==> flow/design.v <==
module dht(
	input clk, 							 
	inout dht_data, 			 
	input start_bit, 					 
	output reg errorSensor, 		 
	output reg done,                 
	output [7:0]hum_int, 			 
	output [7:0]hum_float, 			 
	output [7:0]temp_int, 			 
	output [7:0]temp_float, 		 
	output [7:0]check_sum 			 
	);
	reg direction; 			 
	reg [14:0]counter; 				 
	reg [5:0]index; 					 
	reg [39:0]temp_data; 			 
	reg send; 					 
	wire read; 					 
	reg error; 							 
	triState tris0(dht_data, direction, send, read);
	reg [3:0]state = 0;  
	parameter IDLE=0, START=1, DETECT_SIGNAL=2, WAIT_DHT11=3, DHT11_RESPONSE=4, 
	DHT11_HIGH_RESPONSE=5, TRANSMIT=6, DETECT_BIT=7, WAIT_SIGNAL=8, STOP = 9;
	assign hum_int[7:0] = temp_data[39:32];
	assign hum_float[7:0] = temp_data[31:24];
	assign temp_int[7:0] = temp_data[23:16];
	assign temp_float[7:0] = temp_data[15:8];
	assign check_sum[7:0] = temp_data[7:0];
	initial begin
		send <= 1'b1;
		direction <= 1'b1;  
	end
	always @(posedge clk) begin
		case(state)
			IDLE: begin 
				error <= 0;
				done <= 0;
				errorSensor <=0;
				if (start_bit ==1) begin
					temp_data = 0;  
					index = 0;  
					send <= 0;  
					counter <= 0;  
					state <= START;
				end	
			end
			START: begin 
				counter <= counter + 1;
				if(counter == 19000) begin  
					counter <= 0;  
					send <= 1;  
					state <= DETECT_SIGNAL;  
				end
			end
			DETECT_SIGNAL:begin 
				counter <= counter + 1;
				if(counter == 20) begin  
					counter <= 0;  
					direction <= 0;  
					state <= WAIT_DHT11;  
				end
			end
			WAIT_DHT11: begin 
				counter <= counter + 1;
				if(counter == 21 || read == 0) begin  
					counter <= 0;  
					direction <= 0;  
					state <= DHT11_RESPONSE;  
				end
			end
			DHT11_RESPONSE:  begin 
				counter <= counter + 1;
				if(read == 1 || counter == 100) begin  
					counter <= 0;
					if(read == 0) begin  
						error <= 1;
						state <= WAIT_SIGNAL;  
					end else begin  
						state <= DHT11_HIGH_RESPONSE;  
					end
				end 
			end
			DHT11_HIGH_RESPONSE: begin 
				counter <= counter + 1;
				if(read == 0 || counter == 100) begin  
					if(read == 1) begin  
						counter <= 0;
						error <= 1;
						state <= WAIT_SIGNAL;  
					end else begin  
						counter <= 0;
						state <= TRANSMIT;  
					end
				end
			end
			TRANSMIT: begin 
				if(index < 40) begin  
					counter <= counter + 1;
					if(read == 1 || counter == 70) begin  
						counter <= 0;
						if(read == 0) begin  
							error <= 1;
							state <= WAIT_SIGNAL;  
						end else begin  
							state <= DETECT_BIT;  
						end
					end
				end else begin  
					state <= WAIT_SIGNAL;  
				end
			end
			DETECT_BIT: begin 
				if(read == 1) begin  
					counter <= counter + 1;
				end else begin
					if(counter > 50) begin  
						temp_data[39-index] <= 1;  
					end else begin  
						temp_data[39-index] <= 0;  
					end
					counter <= 0;  
					index <= index + 1;  
					state <= TRANSMIT;  
				end
			end
			WAIT_SIGNAL: begin 
				counter <= counter + 1;
				if (counter == 100) begin  
					counter <= 0;
					send <=1;
					direction <= 1;  
					state <= STOP;  
				end
			end
			STOP: begin 
				if(error == 1)
					errorSensor <= 1;
				done <= 1;
				state <= IDLE;  
			end
		endcase
	end
endmodule 	
module triState(
	inout port, 
	input direction,
	input send,
	output read
	);
	assign port = direction ? send : 1'bZ;
	assign read = direction ? 1'bZ : port;
endmodule 
* Tool chain data of dht
Tool output for the design above, in the order of the flow.
Line numbers count from 1 in the design file above.
Operators: Yosys type, input widths -> output width; for muxes data width and select width s.
The mark -- stands for no value.
- Design top :: dht
- Clock port :: clk
- Library :: sky130hd
- Corner :: tt_025C_1v80

* Word-level counts
Yosys after proc, flatten, opt, wreduce and memory -nomap, before mapping. Memory bits, and registers merged into a memory's read port (data or address), are not among the register bits. Print and check cells are not counted. Equal cells are merged and count once.
- Bits of input ports :: 2
- Elaborated cells :: 117
- Output and inout bits :: 43
- Register bits :: 70
- Add/sub/neg operators :: 4
- Bitwise gates (word level) :: 5
- Shifts and indexed selects :: 2
- Reduce/logical cells :: 20
- Muxes and demuxes :: 48
- Eq/ne operators :: 27
- Magnitude comparators :: 2
** Operators with widths (number)
- $mux 15 :: 10
- $pmux 15 s9 :: 1
- $shift 1x33->40 const A :: 2
- $or 40x40->40 :: 2
- $mux 4 :: 13
- $and 40x40->40 :: 1
- $not 40->40 :: 1
- $pmux 4 s10 :: 1
- $mux 40 :: 1
- $neg 32->33 :: 1
- $eq 15x5->1 const B :: 2
- $eq 15x7->1 const B :: 2
- $ne 2x2->1 const B :: 11
- $eq 4x3->1 const B :: 4
- $add 15x1->15 const B :: 1
- $eq 15x15->1 const B :: 1
- $gt 15x6->1 const B :: 1
- $mux 1 :: 14
- $pmux 6 s2 :: 1
- $mux 6 :: 2
- $reduce_and 10->1 :: 1
- $reduce_bool 10->1 :: 1
- $reduce_bool 9->1 :: 1
- $eq 4x2->1 const B :: 2
- $eq 4x4->1 const B :: 2
- $reduce_and 4->1 :: 2
- $sub 6x6->7 const A :: 1
- $reduce_and 3->1 :: 2
Not listed: further kinds 16, cells in them 24.

* Longest topological paths
Yosys ltp: most cells in a row. Word level: on the elaborated netlist, between registers, memories and ports. Mapped: between sequential cells and ports; inverters and the memories' decode and read muxes count.
- Depth in word-level cells :: 7
- ABC_AREA :: 0
- Mapped depth :: 12
- Mapped depth without buffers :: 11

* After synthesis
Yosys stat after the flow's synthesis: flattened, memories mapped to cells. It holds for the ABC_AREA given above (unset counts as 0); a run with the other value may have another netlist.
** Cell types
- sky130_fd_sc_hd__edfxtp_1 :: number 69, area in all 2.07E+03 um2
- sky130_fd_sc_hd__nor2_1 :: number 59, area in all 221.462 um2
- sky130_fd_sc_hd__ha_1 :: number 17, area in all 212.704 um2
- sky130_fd_sc_hd__xor2_1 :: number 12, area in all 105.101 um2
- sky130_fd_sc_hd__nand2_1 :: number 24, area in all 90.086 um2
- sky130_fd_sc_hd__a21oi_2 :: number 10, area in all 87.584 um2
- sky130_fd_sc_hd__xnor2_1 :: number 10, area in all 87.584 um2
- sky130_fd_sc_hd__nor3_1 :: number 13, area in all 65.062 um2
- sky130_fd_sc_hd__nand4_1 :: number 10, area in all 62.56 um2
- sky130_fd_sc_hd__nand3_1 :: number 11, area in all 55.053 um2
- sky130_fd_sc_hd__a21oi_1 :: number 9, area in all 45.043 um2
- sky130_fd_sc_hd__clkbuf_1 :: number 11, area in all 41.29 um2
- sky130_fd_sc_hd__inv_1 :: number 11, area in all 41.29 um2
- sky130_fd_sc_hd__or3_1 :: number 6, area in all 37.536 um2
- sky130_fd_sc_hd__or4_1 :: number 5, area in all 37.536 um2
- sky130_fd_sc_hd__nand2b_1 :: number 5, area in all 31.28 um2
- sky130_fd_sc_hd__mux2i_1 :: number 3, area in all 30.029 um2
- sky130_fd_sc_hd__nand3b_1 :: number 4, area in all 30.029 um2
Not listed: further types 39, cells in them 74.
- Flip-flop cells :: 69
- Cells in the netlist :: 363
- Sequential part of the area :: 2072.0 um2
- Buffers :: 20
- Synthesis area :: 3958.8 um2
By module: a second synthesis without flattening, with its own total; a netlist apart from the flattened one above.
- Cells (unflattened synthesis) :: 368
- Area (unflattened synthesis) :: 3943.8 um2
Rows give one instance, submodules left out.
** By module
- dht :: instances 1, seq. area 2102.0 um2, area 3928.8 um2, cells 366
- triState :: instances 1, seq. area 0.0 um2, area 15.0 um2, cells 2

* Timing after synthesis
OpenSTA on the mapped netlist: ideal clock, no wires. The path of least setup slack (recovery checks aside). Input and output delay are each 20% of the period. Register names are those of the netlist, which keeps one name where synthesis merged equal registers.
- Path kind :: flip-flop to flip-flop
- Start :: register index[3]
- End :: register (name not given)
- Arrival time :: 3.858 ns
- Required time :: 5.598 ns
- Driving pins on the path :: 12
- Path slack :: 1.741 ns
- Period :: 5.9 ns
- Path delay :: 4.160 ns
- Library setup time :: 0.302 ns
- Path buffers :: 1
- Launch time at the first pin :: 0.000 ns
- Period reached after synthesis :: 4.159 ns
"path delay" is the arrival time less input delay plus setup time.
"driving pins on the path": output pins that drive a net of the path, with the launching flip-flop's if there is one; two outputs of one cell count as two.
"period reached after synthesis" is the clock period less the worst setup slack; recovery checks do not enter. This is arithmetic on one report: input and output delays are still those of the set period (20% each).
- Path through :: sky130_fd_sc_hd__edfxtp_1 sky130_fd_sc_hd__clkbuf_1 sky130_fd_sc_hd__o21ai_1 sky130_fd_sc_hd__inv_1 sky130_fd_sc_hd__or3_1 sky130_fd_sc_hd__inv_1 sky130_fd_sc_hd__ha_1 sky130_fd_sc_hd__or4_1 sky130_fd_sc_hd__or4_1 sky130_fd_sc_hd__a2111oi_2 sky130_fd_sc_hd__nand3b_1 sky130_fd_sc_hd__nor2_1
** RTL lines, path after synthesis
- start, declared :: RTL line 15 : reg [5:0]index;
- start, assigned :: RTL line 41 : index = 0;
- start, assigned :: RTL line 122 : index <= index + 1;
Chain of elaborated cells between the ends: none given.

* Timing after layout
From the final timing report of run B: the path of least setup slack in the routed layout; clock arrival at registers is part of the times.
- Path kind :: flip-flop to flip-flop
- Start :: register index[3]
- End :: register (name not given)
- Library setup time :: 0.30 ns
- Required time :: 8.73 ns
- Period :: 8.68 ns
- Launch time at the first pin :: 0.35 ns
- Arrival time :: 4.62 ns
- Driving pins on the path :: 11
- Path buffers :: 0
- Path slack :: 4.11 ns
- Path through :: sky130_fd_sc_hd__edfxtp_1 sky130_fd_sc_hd__o21ai_2 sky130_fd_sc_hd__inv_1 sky130_fd_sc_hd__or3_1 sky130_fd_sc_hd__inv_1 sky130_fd_sc_hd__ha_1 sky130_fd_sc_hd__or4_1 sky130_fd_sc_hd__or4_1 sky130_fd_sc_hd__a2111oi_2 sky130_fd_sc_hd__nand3b_1 sky130_fd_sc_hd__nor2_1
** RTL lines, path after layout
- start, declared :: RTL line 15 : reg [5:0]index;
- start, assigned :: RTL line 41 : index = 0;
- start, assigned :: RTL line 122 : index <= index + 1;
Chain of elaborated cells between the ends: none given.

Measured data: module dht, platform sky130hd, 2 stored runs of the flow under differing settings, order arbitrary. Input and output delays are each 20% of the period that was set; the output load is 0.01 pF.
"achieved period" is the run's clock period less its worst setup slack. It is reckoned from that one timing run; input and output delays stay at 20% of the period that was set.
By "time of the worst setup path" is meant the share of the clock period that the worst setup path is allowed (20% is reserved at inputs, 20% at outputs), minus its slack. Clock arrival times at its registers enter into it.
"total power after layout": no workload was simulated; the value follows from the tool's default switching activity.

* Run A
** Files
==> flow/run.sh <==
#!/bin/bash
# the make line also repeats the synthesis and layout settings of config.mk as NAME=value (left out here)
make -C /OpenROAD-flow-scripts/flow DESIGN_CONFIG=/design/flow/config.mk WORK_HOME=/design/flow/orfs CLKGATE_MAP_FILE= finish
==> flow/config.mk <==
export PLATFORM = sky130hd
export DESIGN_NAME = dht
export DESIGN_NICKNAME = dht
export VERILOG_FILES = /design/flow/design.v
export SDC_FILE = /design/flow/constraint.sdc
export NUM_CORES = 4
export LEC_CHECK = 0
export CAP_MARGIN = 15
export CELL_PAD_IN_SITES_DETAIL_PLACEMENT = 1
export CORE_ASPECT_RATIO = 1.05
export CORE_MARGIN = 6
export CORE_UTILIZATION = 61
export GPL_ROUTABILITY_DRIVEN = 1
export PLACE_DENSITY_LB_ADDON = 0.03
export SLEW_MARGIN = 35
export TNS_END_PERCENT = 5
==> flow/constraint.sdc <==
create_clock -name core_clock -period 4.29 [get_ports {clk}]
set_input_delay 0.8580 -clock core_clock [delete_from_list [all_inputs] [get_ports {clk}]]
set_output_delay 0.8580 -clock core_clock [all_outputs]
set_load 0.01 [all_outputs]
** Results
No results, clock tree synthesis failed with DPL-0033.

* Run B
** Files
==> flow/run.sh <==
#!/bin/bash
# the make line also repeats the synthesis and layout settings of config.mk as NAME=value (left out here)
make -C /OpenROAD-flow-scripts/flow DESIGN_CONFIG=/design/flow/config.mk WORK_HOME=/design/flow/orfs CLKGATE_MAP_FILE= finish
==> flow/config.mk <==
export PLATFORM = sky130hd
export DESIGN_NAME = dht
export DESIGN_NICKNAME = dht
export VERILOG_FILES = /design/flow/design.v
export SDC_FILE = /design/flow/constraint.sdc
export NUM_CORES = 4
export LEC_CHECK = 0
export CAP_MARGIN = 10
export CORE_MARGIN = 4
export CORE_UTILIZATION = 67
export PLACE_DENSITY_LB_ADDON = 0.03
export SETUP_SLACK_MARGIN = 1.79
export SLEW_MARGIN = 20
export TNS_END_PERCENT = 15
==> flow/constraint.sdc <==
create_clock -name core_clock -period 8.68 [get_ports {clk}]
set_input_delay 1.7360 -clock core_clock [delete_from_list [all_inputs] [get_ports {clk}]]
set_output_delay 1.7360 -clock core_clock [all_outputs]
set_load 0.01 [all_outputs]
** Results
- Time of the worst setup path :: 4.57 ns
- Critical path kind :: flip-flop to flip-flop
- Utilization :: 82.0 %
- Total negative setup slack :: 0.000 ns
- Smallest hold slack :: 0.667 ns
- Yosys chip area after synthesis :: 3958.8 um2
- Smallest setup slack :: 4.109 ns
- Achieved period :: 4.571 ns
- Total die area :: 7202.1 um2
- Standard-cell area of the final layout :: 4599.4 um2
- Total power after layout :: 662.2 uW
