==> flow/design.v <==
module escalonador (
clk,
data_received,
command_i,  
address_i,
response_sensor1,
data_sensor1,
response_sensor2,
data_sensor2,
response_sensor3,
data_sensor3,
response_sensor4,
data_sensor4,
response_sensor5,
data_sensor5,
response_sensor6,
data_sensor6,
response_sensor7,
data_sensor7,
response_sensor8,
data_sensor8,
done_sensors,
done_decoder,
command_sensor_o,
en_sensors_o,
response_sensor_o,
data_sensor_o,
address_sensor_o,
en_decoder_o,
state_o
);
input clk;
input data_received;
input [7:0] command_i;
input [7:0] address_i;
input [7:0] response_sensor1;
input [7:0] data_sensor1;
input [7:0] response_sensor2;
input [7:0] data_sensor2;
input [7:0] response_sensor3;
input [7:0] data_sensor3;
input [7:0] response_sensor4;
input [7:0] data_sensor4;
input [7:0] response_sensor5;
input [7:0] data_sensor5;
input [7:0] response_sensor6;
input [7:0] data_sensor6;
input [7:0] response_sensor7;
input [7:0] data_sensor7;
input [7:0] response_sensor8;
input [7:0] data_sensor8;
input [7:0] done_sensors;  
input done_decoder;
output [7:0] command_sensor_o;
output [7:0] en_sensors_o;  
output [7:0] response_sensor_o;
output [7:0] data_sensor_o;
output [7:0] address_sensor_o;
output en_decoder_o;
output [3:0] state_o;
reg [7:0] command;
reg [7:0] address;
reg en_decoder;
reg [3:0] state;
reg [7:0] en_sensors;
reg [7:0] data_sensor;
reg [7:0] command_sensor;
reg [7:0] response_sensor;  
reg [7:0] address_sensor;
reg [7:0] temp_cont;
reg [7:0] umid_cont;
integer counter = 0;
parameter COMMAND = 0, TEMP_CONT_S1 = 1, UMID_CONT_S1 = 2;
assign response_sensor_o = response_sensor;
assign data_sensor_o = data_sensor;
assign address_sensor_o = address_sensor;
assign en_decoder_o = en_decoder;
assign command_sensor_o = command_sensor;
assign en_sensors_o = en_sensors;
assign state_o = state;
always @ (posedge clk) begin
	if (data_received == 1) begin
		command <= command_i;
		address <= address_i;
	end
	case (state)
		COMMAND:
			begin
				if (command == 8'b00110001 | command == 8'b00110010 | command == 8'b00110011) begin  
					if (counter == 0) begin  
						case (address)
							8'b00110001 : en_sensors[0] <= 1;  
							8'b00110010 : en_sensors[1] <= 1; 
							8'b00110011 : en_sensors[2] <= 1;
							8'b00110100 : en_sensors[3] <= 1;
							8'b00110101 : en_sensors[4] <= 1;  
							8'b00110110 : en_sensors[5] <= 1;
							8'b00110111 : en_sensors[6] <= 1;
							8'b00111000 : en_sensors[7] <= 1;  
						endcase
						address_sensor <= address;
						command_sensor <= command;
						counter <= counter + 1;
					end 
					else if (counter == 1) begin  
						en_sensors <= 8'b00000000;
						case (done_sensors)  
							8'b00000001: 
								begin
									data_sensor <= data_sensor1; 
									response_sensor <= response_sensor1;
									en_decoder <= 1;
									counter <= counter + 1;
								end
							8'b00000010: 
								begin
									data_sensor <= data_sensor2;
									response_sensor <= response_sensor2;
									en_decoder <= 1;
									counter <= counter + 1;
								end
							8'b00000100: 
								begin
									data_sensor <= data_sensor3;
									response_sensor <= response_sensor3;
									en_decoder <= 1;
									counter <= counter + 1;
								end
							8'b00001000: 
								begin
									data_sensor <= data_sensor4;
									response_sensor <= response_sensor4;
									en_decoder <= 1;
									counter <= counter + 1;
								end
							8'b00010000: 
								begin
									data_sensor <= data_sensor5;
									response_sensor <= response_sensor5;
									en_decoder <= 1;
									counter <= counter + 1;
								end
							8'b00100000: 
								begin
									data_sensor <= data_sensor6;
									response_sensor <= response_sensor6;
									en_decoder <= 1;
									counter <= counter + 1;
								end
							8'b01000000: 
								begin
									data_sensor <= data_sensor7;
									response_sensor <= response_sensor7;
									en_decoder <= 1;
									counter <= counter + 1;
								end
							8'b10000000: 
								begin
									data_sensor <= data_sensor8;
									response_sensor <= response_sensor8;
									en_decoder <= 1;
									counter <= counter + 1;
								end
						endcase
					end
					else if (counter == 2) begin  
						en_decoder <= 0;
						if (done_decoder) begin
							counter <= 0;
							command <= 8'b00000000;
							state <= TEMP_CONT_S1;
						end
					end
				end
				else if (command == 8'b00110100 | command == 8'b00110101 | command == 8'b00110110 | command == 8'b00110111) begin
					case (command)
						8'b00110100:  
							begin
								case (address)
									8'b00110001 : temp_cont[0] <= 1;  
									8'b00110010 : temp_cont[1] <= 1;
									8'b00110011 : temp_cont[2] <= 1;
									8'b00110100 : temp_cont[3] <= 1;
									8'b00110101 : temp_cont[4] <= 1;  
									8'b00110110 : temp_cont[5] <= 1;
									8'b00110111 : temp_cont[6] <= 1;
									8'b00111000 : temp_cont[7] <= 1;  
								endcase
							end
						8'b00110101:  
							begin
								case (address)
									8'b00110001 : umid_cont[0] <= 1;  
									8'b00110010 : umid_cont[1] <= 1;
									8'b00110011 : umid_cont[2] <= 1;
									8'b00110100 : umid_cont[3] <= 1;
									8'b00110101 : umid_cont[4] <= 1;  
									8'b00110110 : umid_cont[5] <= 1;
									8'b00110111 : umid_cont[6] <= 1;
									8'b00111000 : umid_cont[7] <= 1;  
								endcase
							end
						8'b00110110:  
							begin
								case (address)
									8'b00110001 : temp_cont[0] <= 0;  
									8'b00110010 : temp_cont[1] <= 0;
									8'b00110011 : temp_cont[2] <= 0;
									8'b00110100 : temp_cont[3] <= 0;
									8'b00110101 : temp_cont[4] <= 0;  
									8'b00110110 : temp_cont[5] <= 0;
									8'b00110111 : temp_cont[6] <= 0;
									8'b00111000 : temp_cont[7] <= 0;  
								endcase
							end
						8'b00110111:  
							begin
								case (address)
									8'b00110001 : umid_cont[0] <= 0;  
									8'b00110010 : umid_cont[1] <= 0;
									8'b00110011 : umid_cont[2] <= 0;
									8'b00110100 : umid_cont[3] <= 0;
									8'b00110101 : umid_cont[4] <= 0;  
									8'b00110110 : umid_cont[5] <= 0;
									8'b00110111 : umid_cont[6] <= 0;
									8'b00111000 : umid_cont[7] <= 0;  
								endcase
							end
					endcase
					command <= 8'b00000000;
					state <= TEMP_CONT_S1;
				end
			end
		TEMP_CONT_S1:
			begin
				if (temp_cont[0] == 1) begin
					if (counter == 0) begin
						address_sensor <= 8'b00110001;
						command_sensor <= 8'b00110010;
						en_sensors[0] <= 1;
						counter <= counter + 1;
					end
					else if (counter == 1) begin
						en_sensors[0] <= 0;
						if (done_sensors[0]) begin
							data_sensor <= data_sensor1; 
							response_sensor <= response_sensor1;
							en_decoder <= 1;
							counter <= counter + 1;
						end
					end
					else if (counter == 2) begin
						en_decoder <= 0;
						if (done_decoder) begin
							command <= 8'b00000000;
							counter <= 0;
							state <= UMID_CONT_S1;
						end
					end
				end
				else begin
					state <= UMID_CONT_S1;
				end
			end
		UMID_CONT_S1:
			begin
				if (umid_cont[0] == 1) begin
					if (counter == 0) begin
						address_sensor <= 8'b00110001;
						command_sensor <= 8'b00110011;
						en_sensors[0] <= 1;
						counter <= counter + 1;
					end
					else if (counter == 1) begin
						en_sensors[0] <= 0;
						if (done_sensors[0]) begin
							data_sensor <= data_sensor1; 
							response_sensor <= response_sensor1;
							en_decoder <= 1;
							counter <= counter + 1;
						end
					end
					else if (counter == 2) begin
						en_decoder <= 0;
						if (done_decoder) begin
							command <= 8'b00000000;
							counter <= 0;
							state <= COMMAND;
						end
					end
				end
				else begin
					state <= COMMAND;
				end
			end
	endcase
end
endmodule
* From RTL to reports: escalonador
What the tools print for escalonador, step after step.
Lines are those of the file above, counted from 1.
Operators carry their Yosys type and port widths (W data, S select, Z words).
Library cell names are shortened.
A cell with n/a has no value.
- Top module :: escalonador
- Clock port :: clk
- Standard-cell library :: sky130hd
- Library corner :: tt_025C_1v80

* Elaborated design
Counts by Yosys on the flattened word-level netlist (proc, flatten, opt, wreduce; memories kept). Register bits leave out memories and registers merged into their read ports (data or address). Print and check cells are left out. Cells with the same type and inputs are merged into one.
- Register bits after elaboration :: 95
- Input port bits :: 155
- Output and inout bits :: 45
- Add/sub/neg operators :: 1
- Equal/unequal tests :: 63
- Mux-type cells :: 109
- Bitwise logic cells :: 6
- Reduce/logical cells :: 23
** Operators with widths (number)
- $mux W32 :: 11
- $mux W8 :: 36
- $eq A8 B6 Y1 const B :: 16
- $pmux W8 S8 :: 2
- $pmux W8 S3 :: 5
- $pmux W32 S3 :: 1
- $mux W4 :: 16
- $ne A3 B3 Y1 const B :: 15
- $mux W1 :: 33
- $add A32 B2 Y32 const B :: 1
- $eq A32 B2 Y1 const B :: 1
- $eq A32 B3 Y1 const B :: 1
- $logic_not A32 Y1 :: 1
- $reduce_and A4 Y1 :: 7
- $ne A2 B2 Y1 const B :: 10
- $ne A2 B1 Y1 const B :: 9
- $reduce_and A6 Y1 :: 3
- $reduce_and A5 Y1 :: 3
- $reduce_and A14 Y1 :: 1
- $reduce_and A7 Y1 :: 2
- $pmux W4 S3 :: 1
- $ne A9 B9 Y1 const B :: 1
- $eq A8 B1 Y1 const B :: 1
- $eq A8 B2 Y1 const B :: 1
- $eq A8 B3 Y1 const B :: 1
- $eq A8 B4 Y1 const B :: 1
- $eq A8 B5 Y1 const B :: 1
- $eq A8 B7 Y1 const B :: 1
Not listed: further kinds 12, cells in them 20.

* Longest topological paths
Longest topological path by Yosys (ltp), each cell counted once; first at word level (registers and memories cut), then after technology mapping (sequential cells cut; the memories' decode and read muxes count).
- Word-level depth :: 7
- ABC_AREA :: 0
- Gate-level depth with buffers :: 8

* Synthesis result
The flow's flattened synthesis, as Yosys stat reports it; memories are mapped. The netlist is that of the ABC_AREA named above (0 if unset); the other value can give another one.
The area totals of this step are shown rounded.
** Cells by type
- edfxtp_1 :: number 85, total area 2.55E+03 um2
- a22oi_1 :: number 48, total area 360.346 um2
- nor2_1 :: number 43, total area 161.405 um2
- dfxtp_1 :: number 8, total area 160.154 um2
- a21oi_1 :: number 27, total area 135.13 um2
- a31oi_1 :: number 17, total area 106.352 um2
- ha_1 :: number 8, total area 100.096 um2
- o22ai_1 :: number 16, total area 100.096 um2
- nor2b_1 :: number 14, total area 87.584 um2
- mux2i_1 :: number 8, total area 80.077 um2
- nor4_1 :: number 10, total area 62.56 um2
- inv_1 :: number 12, total area 45.043 um2
- nand4_1 :: number 7, total area 43.792 um2
- nor4_4 :: number 2, total area 42.541 um2
- and4b_1 :: number 4, total area 40.038 um2
- buf_2 :: number 8, total area 40.038 um2
- nand2_1 :: number 10, total area 37.536 um2
- or2_2 :: number 6, total area 37.536 um2
Not listed: further types 33, cells in them 62.
- Cell count :: 395
- Cell area after synthesis :: 4639 um2
- Sequential area :: 2713 um2
- Flip-flop cells :: 93
- Buffer cells :: 26

* Timing after synthesis
OpenSTA on the mapped netlist: ideal clock, no wires. The path of least setup slack (recovery checks aside). Input and output delay are each 20% of the period. Register names are those of the netlist, which keeps one name where synthesis merged equal registers.
- Path type :: input to register
- Start :: in done_sensors[1]
- End :: reg counter[0]
- Clock period :: 4.23 ns
- Time at the first pin :: 0.846 ns
- Arrival :: 3.990 ns
- Data required time :: 3.760 ns
- Path slack :: -0.230 ns
- Path delay :: 3.614 ns
- Driving pins on the path :: 5
- Path buffers :: 0
- Synthesis period reached :: 4.46 ns
"path delay" = arrival - input delay + setup time.
"driving pins on the path" counts driving pins, that of a launching flip-flop among them; a cell with two outputs on the path counts twice.
"synthesis period reached" is the clock period less the worst setup slack; recovery checks do not enter. This is arithmetic on one report: input and output delays are still those of the set period (20% each).
The rows between start and end are the longest chain of elaborated cells between them; the timing report does not say that the signal goes this way. Where chains are equally long, one stands for them.
A line is the first line of the expression or statement that the cell stems from. Yosys adds cells for indexed reads and writes and turns some case tables into memories.
A register here has more assigning lines than the two given.
Only ways into the end's enable, where the timed path ends, are counted here.
- Cells stage by stage :: nor4_4 > o211ai_2 > nand4_1 > nor3_1 > a211oi_1
- Cells in the longest elaborated chain :: 4
- Elaborated cells on any way between the ends :: 11
** Ends and longest elaborated chain, post-synthesis
- from (decl) :: RTL line 52 : input [7:0] done_sensors;
- $eq A8 B8 Y1 :: RTL line 107 : case (done_sensors)
- $reduce_or A8 Y1
- $ne A4 B4 Y1
- $reduce_and A5 Y1
- to (assign) :: RTL line 103 : counter <= counter + 1;
- to (assign) :: RTL line 113 : counter <= counter + 1;
- to (decl) :: RTL line 72 : integer counter = 0;

## Implementation results

2 stored runs of escalonador in the flow (synthesis by Yosys, layout by OpenROAD, sky130hd cells), in arbitrary order. Constraints: input delay and output delay 20% of the set period each, output load 0.01 pF.

** Run 1
- Settings :: period_ns=4.8; CORE_UTILIZATION=63; SETUP_SLACK_MARGIN=0.38; PLACE_DENSITY_LB_ADDON=0.01; CORE_MARGIN=7; TNS_END_PERCENT=10; ABC_AREA=0; CAP_MARGIN=25; SLEW_MARGIN=30; MAX_ROUTING_LAYER=met5
- Outcome :: stopped before the end: placement reported FLW-0024

** Run 2
- Settings :: period_ns=4.21; CORE_UTILIZATION=58; PLACE_DENSITY=0.91; CELL_PAD_IN_SITES_GLOBAL_PLACEMENT=3; TNS_END_PERCENT=55; CTS_CLUSTER_SIZE=82; SLEW_MARGIN=20; CAP_MARGIN=20; CORE_MARGIN=2
- Outcome :: stopped before the end: placement reported GPL-0301
