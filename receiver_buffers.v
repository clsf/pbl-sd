==> flow/design.v <==
module receiver_buffers(clk_115200hz, in, data, control, stateData);
input clk_115200hz, in;		 
output control;				 
reg control = 1'b0;
output [7:0]data;            
reg [7:0]data;	
reg [7:0]buffer_endereco;              
reg [7:0]buffer_comando; 	 
reg [1:0]state;				 
output stateData;	
assign stateData = dataState;
reg dataState = 1'b0;
	parameter START = 0, 
				 DATA = 1,
				 STOP = 2;			 
integer counter = 0;		
integer controle = 1;
always @ (posedge clk_115200hz) begin
case (state)
	START:
		begin
			if(in) begin		 
			   control = 1'b0;
				dataState = 1'b0;	 
				controle = 1;
				state <= START;
			end
			else					 
				state <= DATA;
		end
	DATA:
		begin
			if(counter > 7) begin   
				control = 1'b0;
				state <= STOP;
			end
			else begin		    	 
				if(controle == 1) begin
					buffer_endereco[counter] = in;
					counter = counter + 1;
				end 
				if (controle == 2) begin
					buffer_comando[counter] = in;
					counter = counter + 1;
				end
				state <= DATA;				
			end	
		end
	STOP:
		begin
		if(controle == 1) begin
			data[7:0] <= buffer_endereco [7:0];   
			counter <= 0; 				 
			control <= 1'b1; 	 		 
			dataState = 1'b1;
			controle <= 2;
			end 
		if (controle == 2) begin
			data[7:0] <= buffer_comando [7:0];   
			counter <= 0; 				 
			control <= 1'b1; 	 		 
			dataState = 1'b1;
			end
			state <= START;
		end
endcase
end
endmodule
* Reports on receiver_buffers
What the tools print for receiver_buffers, step after step.
Lines are those of the file above, counted from 1.
A cell with - has no value.
- Top module :: receiver_buffers
- Clock :: clk_115200hz
- Cell library :: sky130hd
- Corner :: tt_025C_1v80

* Word level
Source: Yosys, flattened and elaborated, memories not mapped. Widths are those after wreduce. Registers that Yosys merges into a memory's read port (data or address) are not register bits. Print and check cells do not count. Equal cells are merged and count once.
- Register bits :: 92
- Input port bits :: 2
- Output and inout bits :: 10
- Cells after elaboration :: 67
- Add/subtract/negate cells :: 4
- Order comparisons :: 1
- Equality and inequality tests :: 9
- Shift-type cells :: 4
- Multiplexer cells :: 22
- Bitwise gates (word level) :: 7
- Reductions and logical operators :: 12
** Operator list (number)
- 2-to-1 mux 32 bit :: 9
- parallel mux 32 bit (select 2 bit) :: 2
- variable shift 1 x 33 -> 8 bit :: 2
- variable shift 1 x 33 -> 8 bit (first input constant) :: 2
- negation 32 -> 33 bit :: 2
- adder 32 x 2 -> 32 bit (second input constant) :: 2
- == test 32 x 2 -> 1 bit (second input constant) :: 1
- == test 32 x 3 -> 1 bit (second input constant) :: 1
- > comparator 32 x 4 -> 1 bit (second input constant) :: 1
- bitwise AND 8 bit :: 2
- bitwise OR 8 bit :: 2
- inverter 8 bit :: 2
- 2-to-1 mux 8 bit :: 2
- AND reduction 3 bit :: 5
- inequality test 2 bit (second input constant) :: 4
- nonzero test 2 bit :: 3
- parallel mux 2 bit (select 3 bit) :: 1
- 2-to-1 mux 1 bit :: 5
- AND reduction 4 bit :: 1
- inequality test 3 bit (second input constant) :: 1
- nonzero test 3 bit :: 1
- parallel mux 1 bit (select 3 bit) :: 1
- == test 2 x 1 -> 1 bit (second input constant) :: 1
- == test 2 bit (second input constant) :: 1
- logical NOT 2 bit :: 1
- AND reduction 2 bit :: 1
- parallel mux 1 bit (select 2 bit) :: 1
- 2-to-1 mux 2 bit :: 1
- inverter 1 bit :: 1

* Logic depth
Longest topological path by Yosys (ltp), each cell counted once; first at word level (registers and memories cut), then after technology mapping (sequential cells cut; the memories' decode and read muxes count).
- Word-level depth :: 9
- ABC_AREA :: 0
- Mapped depth :: 16
- Gate-level depth less buffers :: 15

* Synthesis result
Yosys stat after the flow's synthesis: flattened, memories mapped to cells. It holds for the ABC_AREA given above (unset counts as 0); a run with the other value may have another netlist.
- Cell count :: 775
- Cell area after synthesis :: 6387.4 um^2
- Area of sequential cells :: 1861.8 um^2
- Mapped flip-flops :: 63
- Buffer cells :: 55
** Cell types
- sky130_fd_sc_hd__edfxtp_1 :: number 60, total area 1.8E+03 um^2
- sky130_fd_sc_hd__xnor2_1 :: number 58, total area 507.987 um^2
- sky130_fd_sc_hd__nor2_1 :: number 86, total area 322.81 um^2
- sky130_fd_sc_hd__xor2_1 :: number 34, total area 297.786 um^2
- sky130_fd_sc_hd__nor4_1 :: number 41, total area 256.496 um^2
- sky130_fd_sc_hd__nand4_1 :: number 37, total area 231.472 um^2
- sky130_fd_sc_hd__nor3_1 :: number 43, total area 215.206 um^2
- sky130_fd_sc_hd__nand2_1 :: number 55, total area 206.448 um^2
- sky130_fd_sc_hd__mux2_2 :: number 17, total area 191.434 um^2
- sky130_fd_sc_hd__a21oi_1 :: number 30, total area 150.144 um^2
- sky130_fd_sc_hd__clkbuf_1 :: number 37, total area 138.883 um^2
- sky130_fd_sc_hd__nand3_1 :: number 25, total area 125.12 um^2
- sky130_fd_sc_hd__or4_1 :: number 15, total area 112.608 um^2
- sky130_fd_sc_hd__or3_1 :: number 15, total area 93.84 um^2
- sky130_fd_sc_hd__mux2_1 :: number 8, total area 90.086 um^2
- sky130_fd_sc_hd__o21ai_0 :: number 17, total area 85.082 um^2
- sky130_fd_sc_hd__ha_1 :: number 6, total area 75.072 um^2
- sky130_fd_sc_hd__inv_1 :: number 20, total area 75.072 um^2
Other cell types: 59; their cells: 171.

* Path before layout
Source: OpenSTA report_checks on the synthesized netlist (no wires, ideal clock, input and output delay 20% of the period each), path of least setup slack; recovery checks are left aside. Register names are those of the netlist, which keeps one name where synthesis merged equal registers.
- Path kind :: reg-to-reg
- Start point :: reg counter[12]
- End point :: reg counter[0]
- Clock period :: 6.13 ns
- Library setup time :: 0.461 ns
- Launch time at the first pin :: 0.000 ns
- Data arrival time :: 4.562 ns
- Required time :: 5.669 ns
- Slack :: 1.107 ns
- Path delay :: 5.023 ns
- Driving pins on the path :: 9
- Path buffers :: 1
- Synthesis period reached :: 5.023 ns
"path delay" = arrival - input delay + setup time.
"driving pins on the path": output pins that drive a net of the path, with the launching flip-flop's if there is one; two outputs of one cell count as two.
"synthesis period reached" is the clock period less the worst setup slack; recovery checks do not enter. This is arithmetic on one report: input and output delays are still those of the set period (20% each).
Between the ends stands the longest chain of elaborated cells between them, by number of cells; it is not shown to be the way that was timed. Of several equally long chains one is given.
Each line given opens the expression or statement behind the cell; cells for indexed reads and writes are added by Yosys, which also makes memories of some case tables.
At most two assigning lines are given for a register; there are more.
Only ways into the end's enable, where the timed path ends, are counted here.
- Path through :: sky130_fd_sc_hd__edfxtp_1 > sky130_fd_sc_hd__clkbuf_1 > sky130_fd_sc_hd__or4_1 > sky130_fd_sc_hd__nor4_1 > sky130_fd_sc_hd__nand2_1 > sky130_fd_sc_hd__nor4_1 > sky130_fd_sc_hd__a41oi_1 > sky130_fd_sc_hd__and2_1 > sky130_fd_sc_hd__nor3_1
- Cells in the longest elaborated chain :: 3
- Elaborated cells between the ends (all ways) :: 3
- RTL lines with such cells :: 1
- Classes of those cells :: compare: 1; eq/ne: 1; reduce/logical: 1
** Ends and longest elaborated chain, post-synthesis
- start: declaration :: line 16 : integer counter = 0;
- start: assignment :: line 40 : counter = counter + 1;
- start: assignment :: line 44 : counter = counter + 1;
- > comparator 32 x 4 -> 1 bit :: line 33 : if(counter > 7) begin
- inequality test 2 bit
- AND reduction 3 bit
- end: assignment :: line 40
- end: assignment :: line 44
- end: declaration :: line 16

* Worst path after layout
From the final timing report of flow run A: the path of least setup slack in the routed layout; clock arrival at registers is part of the times.
- Path kind :: reg-to-reg
- Start point :: reg controle[1]
- End point :: reg buffer_comando[7]
- Clock period :: 7.52 ns
- Library setup time :: 0.25 ns
- Launch time at the first pin :: 0.35 ns
- Data arrival time :: 5.61 ns
- Required time :: 7.62 ns
- Slack :: 2.01 ns
- Driving pins on the path :: 16
- Path buffers :: 2
Between the ends stands the longest chain of elaborated cells between them, by number of cells; it is not shown to be the way that was timed. Of several equally long chains one is given.
Lines with a computed index may be missing from the assigning lines.
The path ends at the data pin of a flip-flop with enable; ways to the enable are not counted.
- Path through :: sky130_fd_sc_hd__edfxtp_1 > sky130_fd_sc_hd__inv_1 > sky130_fd_sc_hd__ha_1 > sky130_fd_sc_hd__nand4_1 > sky130_fd_sc_hd__or4_1 > sky130_fd_sc_hd__buf_2 > sky130_fd_sc_hd__xor2_1 > sky130_fd_sc_hd__nand4_1 > sky130_fd_sc_hd__or3_1 > sky130_fd_sc_hd__clkbuf_1 > sky130_fd_sc_hd__o41ai_1 > sky130_fd_sc_hd__nand4_1 > sky130_fd_sc_hd__o2bb2ai_1 > sky130_fd_sc_hd__o2111ai_4 > sky130_fd_sc_hd__nor4_1 > sky130_fd_sc_hd__mux2_1
- Cells in the longest elaborated chain :: 9
- Elaborated cells between the ends (all ways) :: 10
- Classes of those cells :: add/sub: 1; eq/ne: 1; shift: 2; mux: 3; logic: 3
** Ends and longest elaborated chain, after layout
- start: declaration :: line 17 : integer controle = 1;
- start: assignment :: line 25 : controle = 1;
- start: assignment :: line 56 : controle <= 2;
- == test 32 x 2 -> 1 bit :: line 38 : if(controle == 1) begin
- 2-to-1 mux 32 bit :: line 38
- 2-to-1 mux 32 bit :: line 33 : if(counter > 7) begin
- 2-to-1 mux 32 bit :: line 19 : case (state)
- negation 32 -> 33 bit :: line 43 : buffer_comando[counter] = in;
- variable shift 1 x 33 -> 8 bit :: line 43
- inverter 8 bit :: line 43
- bitwise AND 8 bit :: line 43
- bitwise OR 8 bit :: line 43
- end: declaration :: line 8 : reg [7:0]buffer_comando;

Subject: receiver_buffers on sky130hd, stored results

Hello all,

Top module receiver_buffers; platform sky130hd; tools Yosys and OpenROAD; 2 stored runs in no particular order. Input and output delays are each 20% of the period that was set; the output load is 0.01 pF.
"period reached" means the clock period less the worst setup slack. The figure is calculated, with input and output delays left at 20% of the set period.
"time of the worst setup path": the worst setup path's part of the clock period (all of it between registers, 20% less for each end at a port) less its slack. A launch clock that arrives late makes it longer, a capture clock that arrives late makes it shorter.
"overall power": no workload was simulated; the value follows from the tool's default switching activity.

** Flow run A
- Settings :: period_ns=7.52; CORE_UTILIZATION=55; SETUP_SLACK_MARGIN=0.45; HOLD_SLACK_MARGIN=0.04; CELL_PAD_IN_SITES_GLOBAL_PLACEMENT=0; GPL_TIMING_DRIVEN=0; CAP_MARGIN=40; CORE_MARGIN=2; SLEW_MARGIN=20
- Synthesis area :: 6387.4 um^2
- Die area :: 12491.4 um^2
- Standard-cell area of the final layout :: 7106.8 um^2
- Utilization of the finished layout :: 62.5%
- Setup slack of the worst path :: 2.014 ns
- Setup total negative slack :: 0.000 ns
- Worst hold slack in the final report :: 0.489 ns
- Overall power :: 2.594 mW
- Period reached :: 5.506 ns
- Time of the worst setup path :: 5.51 ns
- Kind of the worst setup path :: reg-to-reg

** Flow run B
- Settings :: period_ns=4.33; CORE_UTILIZATION=68; PLACE_DENSITY_LB_ADDON=0.14; CORE_ASPECT_RATIO=0.69; CORE_MARGIN=5; ABC_AREA=1; SLEW_MARGIN=15; MAX_ROUTING_LAYER=met5; CAP_MARGIN=20
- Synthesis area :: 7425.9 um^2
- Die area :: 13146.6 um^2
- Standard-cell area of the final layout :: 7942.6 um^2
- Utilization of the finished layout :: 75.0%
- Setup slack of the worst path :: 0.490 ns
- Setup total negative slack :: 0.000 ns
- Worst hold slack in the final report :: 0.551 ns
- Overall power :: 4.631 mW
- Period reached :: 3.840 ns
- Time of the worst setup path :: 3.84 ns
- Kind of the worst setup path :: reg-to-reg

Thanks
